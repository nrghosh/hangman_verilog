==> flow/design.v <==
module hangman(clk, rst, letter, WrongGuesses, GameStatus);
    input clk;
    input rst;
    input [6:0] letter;
    output [2:0] WrongGuesses;
    output [1:0] GameStatus;
    parameter PLAY=2'd0;
    parameter LOSE=2'd1;
    parameter WIN=2'd2;
    reg[5:0] Guess;
    wire[5:0] NextGuess;
    parameter s0 = 6'b000000;
    parameter Won = 6'b111111;
    reg[2:0] WrongStatus;
    wire[2:0] NextWrongStatus;
    parameter wrong0 = 3'b000;
    parameter wrong1 = 3'b001;
    parameter wrong2 = 3'b010;
    parameter wrong3 = 3'b011;
    parameter wrong4 = 3'b100;
    parameter S = 6'b100000;
    parameter P = 6'b010000;
    parameter A = 6'b001000;
    parameter T = 6'b000100;
    parameter U = 6'b000010;
    parameter L = 6'b000001;
    always@(posedge clk or posedge rst)
        begin
            if(rst)
                begin
                Guess <= s0;
                WrongStatus <= wrong0;
                end
            else
                begin
                Guess <= NextGuess;
                if(Guess != Won & WrongStatus != wrong4)
                    WrongStatus <= NextWrongStatus;
                end
        end
    assign NextGuess[0] = (letter == "s" & ~Guess[0] ? 1'b1 : Guess[0]);
    assign NextGuess[1] = (letter == "p" & ~Guess[1] ? 1'b1 : Guess[1]);
    assign NextGuess[2] = (letter == "a" & ~Guess[2] ? 1'b1 : Guess[2]);
    assign NextGuess[3] = (letter == "t" & ~Guess[3] ? 1'b1 : Guess[3]);
    assign NextGuess[4] = (letter == "u" & ~Guess[4] ? 1'b1 : Guess[4]);
    assign NextGuess[5] = (letter == "l" & ~Guess[5] ? 1'b1 : Guess[5]);
    assign NextWrongStatus =
        ((letter == "s" & ~Guess[0]) | (letter == "p" & ~Guess[1]) | (letter == "a" & ~Guess[2]) | (letter == "t" & ~Guess[3]) | (letter == "u" & ~Guess[4]) | (letter == "l" & ~Guess[5]) ? WrongStatus : 
            (WrongStatus == wrong0 ? wrong1 : 
                (WrongStatus == wrong1 ? wrong2 :
                    (WrongStatus == wrong2 ? wrong3 : 
                        wrong4))));
    assign WrongGuesses = WrongStatus;
    assign GameStatus = (WrongStatus == wrong4 ? LOSE : (Guess == Won ? WIN : PLAY));
endmodule
Reports on hangman
Tool output for the design above, in the order of the flow.
Line numbers count from 1 in the design file above.
Operators carry their Yosys type and port widths (W data, S select, Z words).
Cell names lack the library's common part.
A cell with n/a has no value.

design
  top module = hangman
  clock port = clk
  library = sky130hd
  library corner = tt_025C_1v80

Word-level counts
Yosys after proc, flatten, opt, wreduce and memory -nomap, before mapping. Enables and synchronous resets that opt folds into registers are not counted as muxes. Memory bits, and registers merged into a memory's read port (data or address), are not among the register bits. Print and check cells are not counted. Equal cells are merged and count once.

word-level totals
  bits in latches = 0
  output and inout bits = 5
  clocked read ports x word width = 0
  word-level cells = 45
  register bits after elaboration = 9
  input bits = 9
  memories kept = 0
  RAM bits = 0
  ROM bits = 0

operators by class
  $lt $le $gt $ge = 0
  div/mod/pow operators = 0
  equality and inequality tests = 12
  reductions and logical operators = 2
  bitwise gates (word level) = 19
  $add $sub $neg = 0
  shift-type cells = 0
  mux-type cells = 5
  multiply operators = 0

operators with widths
  kind                  count
  $eq A7 B7 Y1 const B  6
  $mux W3               3
  $and A1 B1 Y1         7
  $not A1 Y1            7
  $eq A6 B6 Y1 const B  1
  $ne A6 B6 Y1 const B  1
  $or A1 B1 Y1          5
  $mux W2               2
  $eq A3 B1 Y1 const B  1
  $eq A3 B2 Y1 const B  1
  $eq A3 B3 Y1 const B  1
  $ne A3 B3 Y1 const B  1
  $logic_not A3 Y1      1
  $reduce_and A2 Y1     1

Longest topological paths
Depth = most cells in a row (Yosys ltp): at word level without a register or memory, in the mapped netlist without a sequential cell, where the memories' decode and read muxes count.

logic depth
  depth after elaboration = 9
  ABC_AREA = 0
  depth in mapped cells = 6
  depth with buffers taken out = 5

Mapped cells and area
Source: synth_stat.txt of the flow (Yosys; design flattened, memories mapped). It holds for the ABC_AREA given above (unset counts as 0); a run with the other value may have another netlist.

synthesis totals
  cell count = 48
  buffer cells = 1
  area of sequential cells = 0.0002252 mm^2
  mapped area = 0.0005268 mm^2
  flip-flops = 9

cell types
  type       count  total area (um^2)
  dfrtp_1    9      225.216
  nor4_4     1      21.27
  a41o_1     2      20.019
  nand2_1    5      18.768
  inv_1      4      15.014
  mux2_4     1      15.014
  o2bb2ai_2  1      15.014
  or4b_4     1      13.763
  a211oi_2   1      12.512
  and3_1     2      12.512
  a41o_2     1      11.261
  nor2_1     3      11.261
  or4bb_1    1      11.261
  mux2i_1    1      10.01
  nor4bb_1   1      10.01
  a31o_2     1      8.758
  o21ai_2    1      8.758
  o2bb2ai_1  1      8.758

Not listed: further types 11, cells in them 11.

Worst setup path after synthesis
Path of least setup slack by OpenSTA after synthesis, without wires, with an ideal clock, recovery checks aside; 20% of the period is set as input and as output delay. Where synthesis merged equal registers, the netlist keeps one of their names.

path after synthesis
  path kind = input to register
  from = input letter[1]
  to = register WrongStatus[0]
  required time = 1735 ps
  setup time = 125 ps
  time at the first pin = 372 ps
  setup slack = 232 ps
  buffers on the path = 0
  period = 1860 ps
  path delay = 1256 ps
  arrival = 1503 ps
  input delay = 372 ps
  stages on the path = 5
  synthesis period reached = 1628 ps

"path delay" is the arrival time less input delay plus setup time.
"stages on the path" counts driving pins, that of a launching flip-flop among them; a cell with two outputs on the path counts twice.
"synthesis period reached" = period - worst setup slack (recovery checks aside). The figure is calculated, with input and output delays left at 20% of the set period.
Between the ends stands the longest chain of elaborated cells between them, by number of cells; it is not shown to be the way that was timed. Of several equally long chains one is given.
A line is the first line of the expression or statement that the cell stems from. Yosys adds cells for indexed reads and writes and turns some case tables into memories.

between the ends, after synthesis
  path through = or4b_4 > nor4_4 > a211oi_2 > nand2_2 > mux2_4
  length of the longest elaborated chain = 9
  elaborated cells between the ends (all ways) = 19
  those cells by class = eq/ne: 6; logic: 12; reduce/logical: 1

ends and longest elaborated chain, after synthesis
  item                RTL line  RTL
  start: declaration  4         input [6:0] letter;
  $eq A7 B7 Y1        48        ((letter == "s" & ~Guess[0]) | (letter == "p" & ~Guess[1]) | (letter == "a" & ~Guess[2]) | (letter == "t" & ~G ...
  $and A1 B1 Y1       48
  $or A1 B1 Y1 x5     48
  $not A1 Y1          n/a
  $reduce_and A2 Y1   n/a
  end: assignment     32        WrongStatus <= wrong0;
  end: assignment     38        WrongStatus <= NextWrongStatus;
  end: declaration    14        reg[2:0] WrongStatus;

Timing after layout
Path of least setup slack in the final report of record 1 (OpenROAD, finished layout, wires in). Where an end is a register, its clock arrival counts in the times.
The report prints the path's times to 10 ps; the period is as set.

path post-layout
  path kind = input to register
  from = input letter[0]
  to = register WrongStatus[0]
  stages on the path = 6
  time at the first pin = 320 ps
  arrival = 1710 ps
  period = 1580 ps
  buffers on the path = 1
  setup time = 110 ps
  setup slack = 20 ps
  input delay = 320 ps
  required time = 1730 ps

Between the ends stands the longest chain of elaborated cells between them, by number of cells; it is not shown to be the way that was timed. Of several equally long chains one is given.

between the ends, post-layout
  path through = dlygate4sd2_1 > or4bb_1 > o2bb2ai_2 > a211oi_2 > nand2_2 > mux2_4
  length of the longest elaborated chain = 9
  elaborated cells between the ends (all ways) = 19
  those cells by class = eq/ne: 6; logic: 12; reduce/logical: 1

ends and longest elaborated chain, post-layout
  item                RTL line  RTL
  start: declaration  4         input [6:0] letter;
  $eq A7 B7 Y1        48        ((letter == "s" & ~Guess[0]) | (letter == "p" & ~Guess[1]) | (letter == "a" & ~Guess[2]) | (letter == "t" & ~G ...
  $and A1 B1 Y1       48
  $or A1 B1 Y1 x5     48
  $not A1 Y1          n/a
  $reduce_and A2 Y1   n/a
  end: assignment     32        WrongStatus <= wrong0;
  end: assignment     38        WrongStatus <= NextWrongStatus;
  end: declaration    14        reg[2:0] WrongStatus;

Settings and measured results of 2 stored flow runs for module hangman (sky130hd), not sorted in any way. The constraints put input and output delay at 20% of the set period each and load the outputs with 0.01 pF.
"clock period reached" = clock period - worst setup slack. The figure is calculated, with input and output delays left at 20% of the set period.
"time used up by the worst setup path" is the time allowed to the run's worst setup path (the clock period less input and output delay, where it has them) less its slack. Clock arrival times count: a late capture clock shortens it, a late launch clock lengthens it.
By "total power of the final layout" is meant OpenSTA's value without simulated activity: inputs other than the clock are taken to toggle once in ten clock periods, and the tool carries that through the logic.
"time used up by the worst setup path" is known to 10 ps.
A setting shown as -- is not set for that run.

item                                       record 1           record 2
period_ns                                  1.58               1.44
CORE_UTILIZATION                           26                 26
SETUP_SLACK_MARGIN                         -0.04              --
CORE_MARGIN                                4                  2
ABC_AREA                                   0                  --
CTS_CLUSTER_SIZE                           45                 51
CAP_MARGIN                                 20                 20
SLEW_MARGIN                                20                 35
PLACE_DENSITY_LB_ADDON                     --                 0.11
CORE_ASPECT_RATIO                          --                 0.58
CTS_CLUSTER_DIAMETER                       --                 212
clock period reached (ps)                  1563               1414
setup TNS (ps)                             0                  0
die area (mm^2)                            0.0028101          0.0024155
total power of the final layout (uW)       797.7              869.2
setup slack of the worst path (ps)         17                 26
time used up by the worst setup path (ps)  1250               1410
kind of the worst setup path               input to register  register to register
synthesized cell area (mm^2)               0.0005268          0.0005268
standard-cell area after layout (mm^2)     0.0008533          0.0008833
utilization in the final report (%)        43.9               46.3
